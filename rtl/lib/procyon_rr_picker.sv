==> flow/design.v <==
package procyon_lib_pkg;
    localparam PCYN_BIU_FUNC_WIDTH = 2;
    typedef enum logic [PCYN_BIU_FUNC_WIDTH-1:0] {
        PCYN_BIU_FUNC_READ  = PCYN_BIU_FUNC_WIDTH'('b00),
        PCYN_BIU_FUNC_WRITE = PCYN_BIU_FUNC_WIDTH'('b01),
        PCYN_BIU_FUNC_RMW   = PCYN_BIU_FUNC_WIDTH'('b10)
    } pcyn_biu_func_t;
    localparam PCYN_BIU_LEN_WIDTH = 3;
    localparam PCYN_BIU_LEN_MAX_SIZE = 128;
    typedef enum logic [PCYN_BIU_LEN_WIDTH-1:0] {
        PCYN_BIU_LEN_1B   = PCYN_BIU_LEN_WIDTH'('b000),
        PCYN_BIU_LEN_2B   = PCYN_BIU_LEN_WIDTH'('b001),
        PCYN_BIU_LEN_4B   = PCYN_BIU_LEN_WIDTH'('b010),
        PCYN_BIU_LEN_8B   = PCYN_BIU_LEN_WIDTH'('b011),
        PCYN_BIU_LEN_16B  = PCYN_BIU_LEN_WIDTH'('b100),
        PCYN_BIU_LEN_32B  = PCYN_BIU_LEN_WIDTH'('b101),
        PCYN_BIU_LEN_64B  = PCYN_BIU_LEN_WIDTH'('b110),
        PCYN_BIU_LEN_128B = PCYN_BIU_LEN_WIDTH'('b111)
    } pcyn_biu_len_t;
    localparam pcyn_biu_len_t PCYN_BIU_LEN_MAX = PCYN_BIU_LEN_128B;
    localparam WB_CTI_WIDTH = 3;
    typedef enum logic [WB_CTI_WIDTH-1:0] {
        WB_CTI_CLASSIC      = WB_CTI_WIDTH'('b000),
        WB_CTI_CONSTANT     = WB_CTI_WIDTH'('b001),
        WB_CTI_INCREMENTING = WB_CTI_WIDTH'('b010),
        WB_CTI_END_OF_BURST = WB_CTI_WIDTH'('b111)
    } wb_cti_t;
    localparam WB_BTE_WIDTH = 2;
    typedef enum logic [WB_BTE_WIDTH-1:0] {
        WB_BTE_LINEAR = WB_BTE_WIDTH'('b00),
        WB_BTE_4BEAT  = WB_BTE_WIDTH'('b01),
        WB_BTE_8BEAT  = WB_BTE_WIDTH'('b10),
        WB_BTE_16BEAT = WB_BTE_WIDTH'('b11)
    } wb_bte_t;
endpackage: procyon_lib_pkg
module procyon_priority_picker #(
    parameter OPTN_PICKER_DEPTH = 8
)(
    input  logic [OPTN_PICKER_DEPTH-1:0] i_in,
    output logic [OPTN_PICKER_DEPTH-1:0] o_pick
);
    assign o_pick = i_in & ~(i_in - 1'b1);
endmodule
module procyon_rr_picker #(
    parameter OPTN_PICKER_DEPTH = 8
)(
    input  logic                         clk,
    input  logic                         n_rst,
    input  logic                         i_valid,
    input  logic [OPTN_PICKER_DEPTH-1:0] i_requests,
    output logic [OPTN_PICKER_DEPTH-1:0] o_grant
);
    logic [OPTN_PICKER_DEPTH-1:0] grant_mask_r;
    logic [OPTN_PICKER_DEPTH-1:0] selected_unmasked;
    procyon_priority_picker #(OPTN_PICKER_DEPTH) selected_unmasked_priority_picker (.i_in(i_requests), .o_pick(selected_unmasked));
    logic [OPTN_PICKER_DEPTH-1:0] requests_masked;
    assign requests_masked = i_requests & grant_mask_r;
    logic [OPTN_PICKER_DEPTH-1:0] selected_masked;
    procyon_priority_picker #(OPTN_PICKER_DEPTH) selected_masked_priority_picker (.i_in(requests_masked), .o_pick(selected_masked));
    logic [OPTN_PICKER_DEPTH-1:0] grant;
    assign grant = (selected_masked == 0) ? selected_unmasked : selected_masked;
    assign o_grant = grant;
    logic [OPTN_PICKER_DEPTH-1:0] grant_mask;
    assign grant_mask = ~(grant | (grant - 1'b1));
    procyon_srff #(OPTN_PICKER_DEPTH) grant_mask_r_srff (.clk(clk), .n_rst(n_rst), .i_en(i_valid), .i_set(grant_mask), .i_reset('0), .o_q(grant_mask_r));
endmodule
module procyon_srff #(
    parameter OPTN_DATA_WIDTH = 1
)(
    input  logic                       clk,
    input  logic                       n_rst,
    input  logic                       i_en,
    input  logic [OPTN_DATA_WIDTH-1:0] i_set,
    input  logic [OPTN_DATA_WIDTH-1:0] i_reset,
    output logic [OPTN_DATA_WIDTH-1:0] o_q
);
    always_ff @(posedge clk) begin
        if (!n_rst)    o_q <= i_reset;
        else if (i_en) o_q <= i_set;
    end
endmodule
### From RTL to reports: procyon_rr_picker

The steps from the RTL of procyon_rr_picker to its reports follow in flow order.
Lines are those of the file above, counted from 1.
Operators carry their Yosys type and port widths (W data, S select, Z words).
Library cell names are shortened.
Not given: -

| set-up | value |
|---|---|
| design top | procyon_rr_picker |
| clock port | clk |
| standard-cell library | sky130hd |
| corner | tt_025C_1v80 |

### Word level

Source: Yosys, flattened and elaborated, memories not mapped. Widths are those after wreduce; folded enables and synchronous resets count as part of the registers. Registers that Yosys merges into a memory's read port (data or address) are not register bits. Print and check cells do not count. Equal cells are merged and count once.

| storage and ports | value |
|---|---|
| flip-flop bits (word level) | 8 |
| output and inout bits | 8 |

| operators by class | value |
|---|---|
| reductions and logical operators | 1 |
| add/subtract/negate cells | 3 |
| bitwise logic cells | 7 |
| multiplexer cells | 1 |

Operator list:

| kind | count |
|---|---|
| $sub A8 B1 Y8 const B | 3 |
| $and A8 B8 Y8 | 3 |
| $not A8 Y8 | 3 |
| $or A8 B8 Y8 | 1 |
| $logic_not A8 Y1 | 1 |
| $mux W8 | 1 |

### Depth

Depth = most cells in a row (Yosys ltp): at word level without a register or memory, in the mapped netlist without a sequential cell, where the memories' decode and read muxes count.

| depth | value |
|---|---|
| depth in word-level cells | 9 |
| ABC_AREA | 0 |
| gate-level depth with buffers | 6 |
| depth with buffers taken out | 5 |

### Netlist

Source: synth_stat.txt of the flow (Yosys; design flattened, memories mapped). It holds for the ABC_AREA given above (unset counts as 0); a run with the other value may have another netlist.

| synthesis totals | value |
|---|---|
| mapped flip-flops | 7 |
| sequential part of the area | 140.1 um^2 |
| cell count | 65 |
| mapped area | 514.2 um^2 |

Cell types:

| cell type | count | total area (um^2) |
|---|---|---|
| dfxtp_1 | 7 | 140.134 |
| nor2_1 | 9 | 33.782 |
| mux2i_1 | 3 | 30.029 |
| a22oi_2 | 2 | 25.024 |
| nand4_1 | 4 | 25.024 |
| a21boi_2 | 2 | 22.522 |
| a21oi_1 | 4 | 20.019 |
| nand3_1 | 4 | 20.019 |
| a22oi_1 | 2 | 15.014 |
| nand2_1 | 4 | 15.014 |
| o21ai_0 | 3 | 15.014 |
| a211oi_2 | 1 | 12.512 |
| a31oi_1 | 2 | 12.512 |
| nand2b_1 | 2 | 12.512 |
| nor2b_1 | 2 | 12.512 |
| a222oi_1 | 1 | 10.01 |
| a32oi_1 | 1 | 8.758 |
| nand4b_1 | 1 | 8.758 |

Not listed: further types 11, cells in them 11.
By module: a second synthesis without flattening, with its own total; a netlist apart from the flattened one above.

| unflattened totals | value |
|---|---|
| cell total of the unflattened synthesis | 84 |
| area (unflattened synthesis) | 918.4 um^2 |

Rows give one instance, submodules left out.

By module:

| module | cells | sequential area (um^2) | instances | area (um^2) |
|---|---|---|---|---|
| procyon_srff (OPTN_DATA_WIDTH=8) | 18 | 240.2 | 1 | 377.9 |
| procyon_rr_picker | 44 | 0.0 | 1 | 315.3 |
| procyon_priority_picker (OPTN_PICKER_DEPTH=8) | 11 | 0.0 | 2 | 112.6 |

### Path before layout

Source: OpenSTA report_checks on the synthesized netlist (no wires, ideal clock, input and output delay 20% of the period each), path of least setup slack; recovery checks are left aside. Register names are those of the netlist, which keeps one name where synthesis merged equal registers.

| timing path post-synthesis | value |
|---|---|
| kind | input-to-output |
| start | input i_requests[5] |
| end | output o_grant[1] |
| slack | 0.289 ns |
| data arrival time | 1.335 ns |
| external output delay | 0.406 ns |
| delay of the path | 0.929 ns |
| path buffers | 1 |
| external input delay | 0.406 ns |
| launch time at the first pin | 0.406 ns |
| stages on the path | 5 |
| clock period | 2.03 ns |
| synthesis period reached | 1.741 ns |

"delay of the path" is the arrival time less input delay plus setup time.
A path that ends at an output port has no setup time.
"stages on the path": output pins that drive a net of the path, with the launching flip-flop's if there is one; two outputs of one cell count as two.
"synthesis period reached" = period - worst setup slack (recovery checks aside). The figure is calculated, with input and output delays left at 20% of the set period.
Between the ends stands the longest chain of elaborated cells between them, by number of cells; it is not shown to be the way that was timed. Of several equally long chains one is given.
A line is the first line of the expression or statement that the cell stems from. Yosys adds cells for indexed reads and writes and turns some case tables into memories.

| on the way, post-synthesis | value |
|---|---|
| cell sequence | a222oi_1 buf_4 and3_1 and2_2 nor2_1 |
| length of the longest elaborated chain | 6 |
| elaborated cells on any way between the ends | 6 |
| source lines of those cells | 3 |
| those cells by class | 1 x add/sub; 1 x mux; 3 x logic; 1 x reduce/logical |

Ends and longest elaborated chain, post-synthesis:

| what | line | source |
|---|---|---|
| start, declared | 50 | `input  logic [OPTN_PICKER_DEPTH-1:0] i_requests,` |
| $and A8 B8 Y8 | 57 | `assign requests_masked = i_requests & grant_mask_r;` |
| $sub A8 B1 Y8 | 42 | `assign o_pick = i_in & ~(i_in - 1'b1);` |
| $not A8 Y8 | 42 |  |
| $and A8 B8 Y8 | 42 |  |
| $logic_not A8 Y1 | 61 | `assign grant = (selected_masked == 0) ? selected_unmasked : selected_masked;` |
| $mux W8 | 61 |  |
| end, declared | 51 | `output logic [OPTN_PICKER_DEPTH-1:0] o_grant` |

Nets of the timed path that keep an RTL name, with a line that drives or declares them; the list need not be complete.

Named nets, post-synthesis:

| net | line |
|---|---|
| o_grant[0] | 61 |

### Worst path after layout

From the final timing report of flow run 1: the path of least setup slack in the routed layout; clock arrival at registers is part of the times.

| timing path after layout | value |
|---|---|
| kind | reg-to-output |
| start | register grant_mask_r_srff.o_q[5] |
| end | output o_grant[1] |
| data arrival time | 1.69 ns |
| path buffers | 2 |
| slack | -0.51 ns |
| external output delay | 0.30 ns |
| clock period | 1.48 ns |
| launch time at the first pin | 0.22 ns |
| stages on the path | 7 |

Between the ends stands the longest chain of elaborated cells between them, by number of cells; it is not shown to be the way that was timed. Of several equally long chains one is given.

| on the way, after layout | value |
|---|---|
| cell sequence | dfxtp_2 a222oi_1 buf_4 and3_4 and2_4 nor2_4 buf_6 |
| length of the longest elaborated chain | 6 |
| elaborated cells on any way between the ends | 6 |
| source lines of those cells | 3 |
| those cells by class | 1 x add/sub; 1 x mux; 3 x logic; 1 x reduce/logical |

Ends and longest elaborated chain, after layout:

| what | line | source |
|---|---|---|
| start, declared | 75 | `output logic [OPTN_DATA_WIDTH-1:0] o_q` |
| start, assigned | 78 | `if (!n_rst)    o_q <= i_reset;` |
| start, assigned | 79 | `else if (i_en) o_q <= i_set;` |
| $and A8 B8 Y8 | 57 | `assign requests_masked = i_requests & grant_mask_r;` |
| $sub A8 B1 Y8 | 42 | `assign o_pick = i_in & ~(i_in - 1'b1);` |
| $not A8 Y8 | 42 |  |
| $and A8 B8 Y8 | 42 |  |
| $logic_not A8 Y1 | 61 | `assign grant = (selected_masked == 0) ? selected_unmasked : selected_masked;` |
| $mux W8 | 61 |  |
| end, declared | 51 | `output logic [OPTN_PICKER_DEPTH-1:0] o_grant` |

--- measured runs ---
Top module procyon_rr_picker; platform sky130hd; tools Yosys and OpenROAD; 2 stored runs in no particular order. Input and output delays are each 20% of the period that was set; the output load is 0.01 pF.
By "worst path time" is meant the share of the clock period that the worst setup path is allowed (20% is reserved at inputs, 20% at outputs), minus its slack. Clock arrival times at its registers enter into it.
"power consumption" rests on the timing tool's default activity at the inputs, not on a simulated workload.

#### Flow run 1

| setting | value |
|---|---|
| period_ns | `1.48` |
| CORE_UTILIZATION | `15` |
| PLACE_DENSITY_LB_ADDON | `0.24` |
| CORE_ASPECT_RATIO | `0.71` |
| CORE_MARGIN | `4` |
| CELL_PAD_IN_SITES_DETAIL_PLACEMENT | `1` |
| TNS_END_PERCENT | `45` |
| ABC_AREA | `0` |
| GPL_ROUTABILITY_DRIVEN | `1` |
| CAP_MARGIN | `10` |
| SLEW_MARGIN | `0` |
| MAX_ROUTING_LAYER | `met4` |

| result | value |
|---|---|
| worst path time | 1.69 ns |
| type of the worst setup path | reg-to-output |
| chip area after synthesis (Yosys) | 514.2 um^2 |
| power consumption | 0.9475 mW |
| final utilization | 0.333 |
| post-route worst hold slack | 0.622 ns |
| worst setup slack after layout | -0.509 ns |
| area of the die | 4442.6 um^2 |

#### Flow run 2

| setting | value |
|---|---|
| period_ns | `2.44` |
| CORE_UTILIZATION | `61` |
| PLACE_DENSITY | `0.56` |
| CORE_ASPECT_RATIO | `0.57` |
| CORE_MARGIN | `5` |
| CELL_PAD_IN_SITES_GLOBAL_PLACEMENT | `3` |
| GPL_ROUTABILITY_DRIVEN | `1` |
| CTS_CLUSTER_DIAMETER | `190` |
| SLEW_MARGIN | `30` |
| MAX_ROUTING_LAYER | `met5` |
| CAP_MARGIN | `20` |

No results, floorplanning failed with PDN-0185.
--- end ---
