==> flow/design.v <==
package procyon_lib_pkg;
    localparam PCYN_BIU_FUNC_WIDTH = 2;
    typedef enum logic [PCYN_BIU_FUNC_WIDTH-1:0] {
        PCYN_BIU_FUNC_READ  = PCYN_BIU_FUNC_WIDTH'('b00),
        PCYN_BIU_FUNC_WRITE = PCYN_BIU_FUNC_WIDTH'('b01),
        PCYN_BIU_FUNC_RMW   = PCYN_BIU_FUNC_WIDTH'('b10)
    } pcyn_biu_func_t;
    localparam PCYN_BIU_LEN_WIDTH = 3;
    localparam PCYN_BIU_LEN_MAX_SIZE = 128;
    typedef enum logic [PCYN_BIU_LEN_WIDTH-1:0] {
        PCYN_BIU_LEN_1B   = PCYN_BIU_LEN_WIDTH'('b000),
        PCYN_BIU_LEN_2B   = PCYN_BIU_LEN_WIDTH'('b001),
        PCYN_BIU_LEN_4B   = PCYN_BIU_LEN_WIDTH'('b010),
        PCYN_BIU_LEN_8B   = PCYN_BIU_LEN_WIDTH'('b011),
        PCYN_BIU_LEN_16B  = PCYN_BIU_LEN_WIDTH'('b100),
        PCYN_BIU_LEN_32B  = PCYN_BIU_LEN_WIDTH'('b101),
        PCYN_BIU_LEN_64B  = PCYN_BIU_LEN_WIDTH'('b110),
        PCYN_BIU_LEN_128B = PCYN_BIU_LEN_WIDTH'('b111)
    } pcyn_biu_len_t;
    localparam pcyn_biu_len_t PCYN_BIU_LEN_MAX = PCYN_BIU_LEN_128B;
    localparam WB_CTI_WIDTH = 3;
    typedef enum logic [WB_CTI_WIDTH-1:0] {
        WB_CTI_CLASSIC      = WB_CTI_WIDTH'('b000),
        WB_CTI_CONSTANT     = WB_CTI_WIDTH'('b001),
        WB_CTI_INCREMENTING = WB_CTI_WIDTH'('b010),
        WB_CTI_END_OF_BURST = WB_CTI_WIDTH'('b111)
    } wb_cti_t;
    localparam WB_BTE_WIDTH = 2;
    typedef enum logic [WB_BTE_WIDTH-1:0] {
        WB_BTE_LINEAR = WB_BTE_WIDTH'('b00),
        WB_BTE_4BEAT  = WB_BTE_WIDTH'('b01),
        WB_BTE_8BEAT  = WB_BTE_WIDTH'('b10),
        WB_BTE_16BEAT = WB_BTE_WIDTH'('b11)
    } wb_bte_t;
endpackage: procyon_lib_pkg
module procyon_rat_entry #(
    parameter OPTN_DATA_WIDTH    = 32,
    parameter OPTN_ROB_IDX_WIDTH = 5
)(
    input  logic                          clk,
    input  logic                          n_rst,
    input  logic                          i_flush,
    output logic [OPTN_DATA_WIDTH-1:0]    o_rat_entry_data,
    output logic [OPTN_ROB_IDX_WIDTH-1:0] o_rat_entry_tag,
    output logic                          o_rat_entry_rdy,
    input  logic                          i_rat_retire_en,
    input  logic [OPTN_DATA_WIDTH-1:0]    i_rat_retire_data,
    input  logic [OPTN_ROB_IDX_WIDTH-1:0] i_rat_retire_tag,
    input  logic                          i_rat_rename_en,
    input  logic [OPTN_ROB_IDX_WIDTH-1:0] i_rat_rename_tag
);
    logic [OPTN_DATA_WIDTH-1:0] rat_entry_data_r;
    logic [OPTN_ROB_IDX_WIDTH-1:0] rat_entry_tag_r;
    logic rat_entry_rdy_r;
    logic rat_entry_rdy_mux;
    always_comb begin
        logic [1:0] rat_rdy_sel;
        rat_rdy_sel = {i_rat_retire_en, i_rat_rename_en};
        unique case (rat_rdy_sel)
            2'b00: rat_entry_rdy_mux = rat_entry_rdy_r;
            2'b01: rat_entry_rdy_mux = 1'b0;
            2'b10: rat_entry_rdy_mux = (i_rat_retire_tag == rat_entry_tag_r);
            2'b11: rat_entry_rdy_mux = 1'b0;
        endcase
        rat_entry_rdy_mux = i_flush | rat_entry_rdy_mux;
    end
    procyon_srff #(1) rat_entry_rdy_srff (.clk(clk), .n_rst(n_rst), .i_en(1'b1), .i_set(rat_entry_rdy_mux), .i_reset(1'b1), .o_q(rat_entry_rdy_r));
    procyon_ff #(OPTN_ROB_IDX_WIDTH) rat_entry_tag_ff (.clk(clk), .i_en(i_rat_rename_en), .i_d(i_rat_rename_tag), .o_q(rat_entry_tag_r));
    procyon_ff #(OPTN_DATA_WIDTH) rat_entry_data_ff (.clk(clk), .i_en(i_rat_retire_en), .i_d(i_rat_retire_data), .o_q(rat_entry_data_r));
    assign o_rat_entry_data = rat_entry_data_r;
    assign o_rat_entry_tag = rat_entry_tag_r;
    assign o_rat_entry_rdy = rat_entry_rdy_r;
endmodule
module procyon_ff #(
    parameter OPTN_DATA_WIDTH = 1
)(
    input  logic                       clk,
    input  logic                       i_en,
    input  logic [OPTN_DATA_WIDTH-1:0] i_d,
    output logic [OPTN_DATA_WIDTH-1:0] o_q
);
    always_ff @(posedge clk) if (i_en) o_q <= i_d;
endmodule
module procyon_srff #(
    parameter OPTN_DATA_WIDTH = 1
)(
    input  logic                       clk,
    input  logic                       n_rst,
    input  logic                       i_en,
    input  logic [OPTN_DATA_WIDTH-1:0] i_set,
    input  logic [OPTN_DATA_WIDTH-1:0] i_reset,
    output logic [OPTN_DATA_WIDTH-1:0] o_q
);
    always_ff @(posedge clk) begin
        if (!n_rst)    o_q <= i_reset;
        else if (i_en) o_q <= i_set;
    end
endmodule
==> Tool chain data of procyon_rat_entry <==
Tool output for the design above, in the order of the flow.
Line numbers count from 1 in the design file above.
Operators: Yosys type, input widths -> output width; for muxes data width and select width s.
Cell names lack the library's common part.
{ "inputs": {"top_module": "procyon_rat_entry", "clock_port": "clk", "lib": "sky130hd", "pvt_corner": "tt_025C_1v80"} }

==> Elaborated design <==
Yosys after proc, flatten, opt, wreduce and memory -nomap, before mapping. Enables and synchronous resets that opt folds into registers are not counted as muxes. Memory bits, and registers merged into a memory's read port (data or address), are not among the register bits. Print and check cells are not counted. Equal cells are merged and count once.
{ "word_totals": {"register_bits": 38, "input_bits": 47, "out_inout_bits": 38, "elab_cells": 11} }
{ "classes": {"eq_ne": 4, "muxes": 1, "bitwise": 1, "reduce_logical": 2} }
{ "op_table": {"columns": ["cell", "n"], "rows": [
  ["$eq 5x5->1", 1],
  ["$eq 2x2->1 const B", 2],
  ["$pmux 1 s3", 1],
  ["$eq 2x1->1 const B", 1],
  ["$logic_not 2->1", 1],
  ["$reduce_or 2->1", 1],
  ["$or 1x1->1", 1]
]} }

==> Depth <==
Depth = most cells in a row (Yosys ltp): at word level without a register or memory, in the mapped netlist without a sequential cell, where the memories' decode and read muxes count.
{ "depth": {"word_depth": 4, "abc_area": 0, "ltp_mapped": 3, "mapped_depth_nobuf": 3} }

==> Mapped cells and area <==
Yosys stat after the flow's synthesis: flattened, memories mapped to cells. It holds for the ABC_AREA given above (unset counts as 0); a run with the other value may have another netlist.
Totals and module areas in this step are rounded.
{ "by_type": {"columns": ["cell_type", "n"], "rows": [
  ["edfxtp_1", 37],
  ["dfxtp_1", 1],
  ["nand2b_1", 3],
  ["xnor2_1", 2],
  ["nor2b_1", 2],
  ["o31ai_2", 1],
  ["a2111o_1", 1],
  ["o221ai_1", 1],
  ["inv_1", 2],
  ["a21oi_1", 1],
  ["nand2_1", 1],
  ["nor2_1", 1]
]} }
{ "synth_totals": {"mapped_cells": 53, "synth_area_um2": 1200, "flip_flops": 38} }
By module: a second synthesis without flattening, with its own total; a netlist apart from the flattened one above.
{ "unflattened": {"cells_unflattened": 55, "hier_area_um2": 1300} }
Rows give one instance, submodules left out.
{ "by_module": {"columns": ["mod", "n_inst", "cells", "area_um2", "seq_area_um2"], "rows": [
  ["procyon_ff #(OPTN_DATA_WIDTH=32)", 1, 32, 960, 960],
  ["procyon_ff #(OPTN_DATA_WIDTH=5)", 1, 5, 150, 150],
  ["procyon_rat_entry", 1, 15, 100, 0.0],
  ["procyon_srff #(OPTN_DATA_WIDTH=1)", 1, 3, 51, 30]
]} }

==> Timing after synthesis <==
OpenSTA on the mapped netlist: ideal clock, no wires. The path of least setup slack (recovery checks aside). Input and output delay are each 20% of the period. Register names are those of the netlist, which keeps one name where synthesis merged equal registers.
{ "synth_path": {"kind": "input to register", "from": "in i_rat_retire_tag[1]", "to": "reg rat_entry_rdy_srff.o_q", "period_ns": 2.33, "setup_time_ns": 0.084, "launch_ns": 0.466, "arrival_ns": 1.109, "t_required_ns": 2.246, "setup_slack_ns": 1.137, "delay_ns": 0.727, "driving_pins": 3, "synth_period_reached_ns": 1.193} }
"delay_ns" is the arrival time less input delay plus setup time.
"driving_pins" counts driving pins, that of a launching flip-flop among them; a cell with two outputs on the path counts twice.
"synth_period_reached_ns" is the clock period less the worst setup slack; recovery checks do not enter. This is arithmetic on one report: input and output delays are still those of the set period (20% each).
Between the ends stands the longest chain of elaborated cells between them, by number of cells; it is not shown to be the way that was timed. Of several equally long chains one is given.
Each line given opens the expression or statement behind the cell; cells for indexed reads and writes are added by Yosys, which also makes memories of some case tables.
{ "synth_via": {"cell_sequence": "nor2b_1 > a2111o_1 > o31ai_2", "elab_chain_cells": 3, "cells_between": 3, "cone_lines": 3} }
{ "synth_rtl": {"columns": ["element", "line_no", "rtl"], "rows": [
  ["start, declared", 48, "input  logic [OPTN_ROB_IDX_WIDTH-1:0] i_rat_retire_tag,"],
  ["$eq 5x5->1", 62, "2'b10: rat_entry_rdy_mux = (i_rat_retire_tag == rat_entry_tag_r);"],
  ["$pmux 1 s3", 59, "unique case (rat_rdy_sel)"],
  ["$or 1x1->1", 65, "rat_entry_rdy_mux = i_flush | rat_entry_rdy_mux;"],
  ["end, assigned", 95, "if (!n_rst)    o_q <= i_reset;"],
  ["end, assigned", 96, "else if (i_en) o_q <= i_set;"],
  ["end, declared", 92, "output logic [OPTN_DATA_WIDTH-1:0] o_q"]
]} }

==> Timing after layout <==
From the final timing report of run 2: the path of least setup slack in the routed layout; clock arrival at registers is part of the times.
{ "layout_path": {"kind": "register to register", "from": "reg rat_entry_tag_ff.o_q[0]", "to": "reg rat_entry_rdy_srff.o_q", "period_ns": 1.05, "setup_time_ns": 0.08, "launch_ns": 0.28, "arrival_ns": 1.39, "t_required_ns": 1.25, "setup_slack_ns": -0.14, "driving_pins": 4} }
Between the ends stands the longest chain of elaborated cells between them, by number of cells; it is not shown to be the way that was timed. Of several equally long chains one is given.
{ "layout_via": {"cell_sequence": "edfxtp_1 > buf_6 > a2111o_1 > o31ai_2", "elab_chain_cells": 3, "cells_between": 3, "cone_lines": 3} }
{ "layout_rtl": {"columns": ["element", "line_no", "rtl"], "rows": [
  ["start, declared", 80, "output logic [OPTN_DATA_WIDTH-1:0] o_q"],
  ["start, assigned", 82, "always_ff @(posedge clk) if (i_en) o_q <= i_d;"],
  ["$eq 5x5->1", 62, "2'b10: rat_entry_rdy_mux = (i_rat_retire_tag == rat_entry_tag_r);"],
  ["$pmux 1 s3", 59, "unique case (rat_rdy_sel)"],
  ["$or 1x1->1", 65, "rat_entry_rdy_mux = i_flush | rat_entry_rdy_mux;"],
  ["end, assigned", 95, "if (!n_rst)    o_q <= i_reset;"],
  ["end, assigned", 96, "else if (i_en) o_q <= i_set;"],
  ["end, declared", 92, "output logic [OPTN_DATA_WIDTH-1:0] o_q"]
]} }

Wiki page: procyon_rat_entry / flow data

2 stored runs of procyon_rat_entry in the flow (synthesis by Yosys, layout by OpenROAD, sky130hd cells), in arbitrary order. Constraints: input delay and output delay 20% of the set period each, output load 0.01 pF.
"period_less_ws_ns" is the run's clock period less its worst setup slack. It is reckoned from that one timing run; input and output delays stay at 20% of the period that was set.
"worst_path_ns" = time allowed to the worst setup path (clock period - input delay - output delay, where it has them) - its slack; a late launch clock adds to it, a late capture clock takes from it.
"final_power_uw": no workload was simulated; the value follows from the tool's default switching activity.
The measured numbers are rounded.
[
  {
    "run": "run 1",
    "settings": { "period_ns": 1.07, "CORE_UTILIZATION": 58, "SETUP_SLACK_MARGIN": -0.1, "PLACE_DENSITY": 0.58, "HOLD_SLACK_MARGIN": 0.26, "CORE_ASPECT_RATIO": 0.56, "CELL_PAD_IN_SITES_GLOBAL_PLACEMENT": 3, "ABC_AREA": 0, "MIN_ROUTING_LAYER": "met1", "CAP_MARGIN": 20, "CORE_MARGIN": 2, "SLEW_MARGIN": 20 },
    "outcome": "did not finish, placement stopped with GPL-0301"
  },
  {
    "run": "run 2",
    "settings": { "period_ns": 1.05, "CORE_UTILIZATION": 29, "SETUP_SLACK_MARGIN": 0.02, "PLACE_DENSITY_LB_ADDON": 0.1, "CORE_ASPECT_RATIO": 0.92, "CELL_PAD_IN_SITES_GLOBAL_PLACEMENT": 0, "CELL_PAD_IN_SITES_DETAIL_PLACEMENT": 2, "TNS_END_PERCENT": 10, "ABC_AREA": 0, "GPL_ROUTABILITY_DRIVEN": 0, "CTS_CLUSTER_SIZE": 16, "CAP_MARGIN": 25, "SLEW_MARGIN": 0, "MAX_ROUTING_LAYER": "met4", "CORE_MARGIN": 2 },
    "results": { "post_route_stdcell_area_um2": 2100, "final_setup_ws_ns": -0.14, "worst_path_ns": 1.19, "worstPathKind": "register to register", "total_die_area_um2": 4800, "finalUtil_pct": 52, "period_less_ws_ns": 1.186, "final_setup_tns_ns": -0.22, "post_synth_area_um2": 1200, "ws_hold_ns": 0.48, "final_power_uw": 3200 }
  }
]
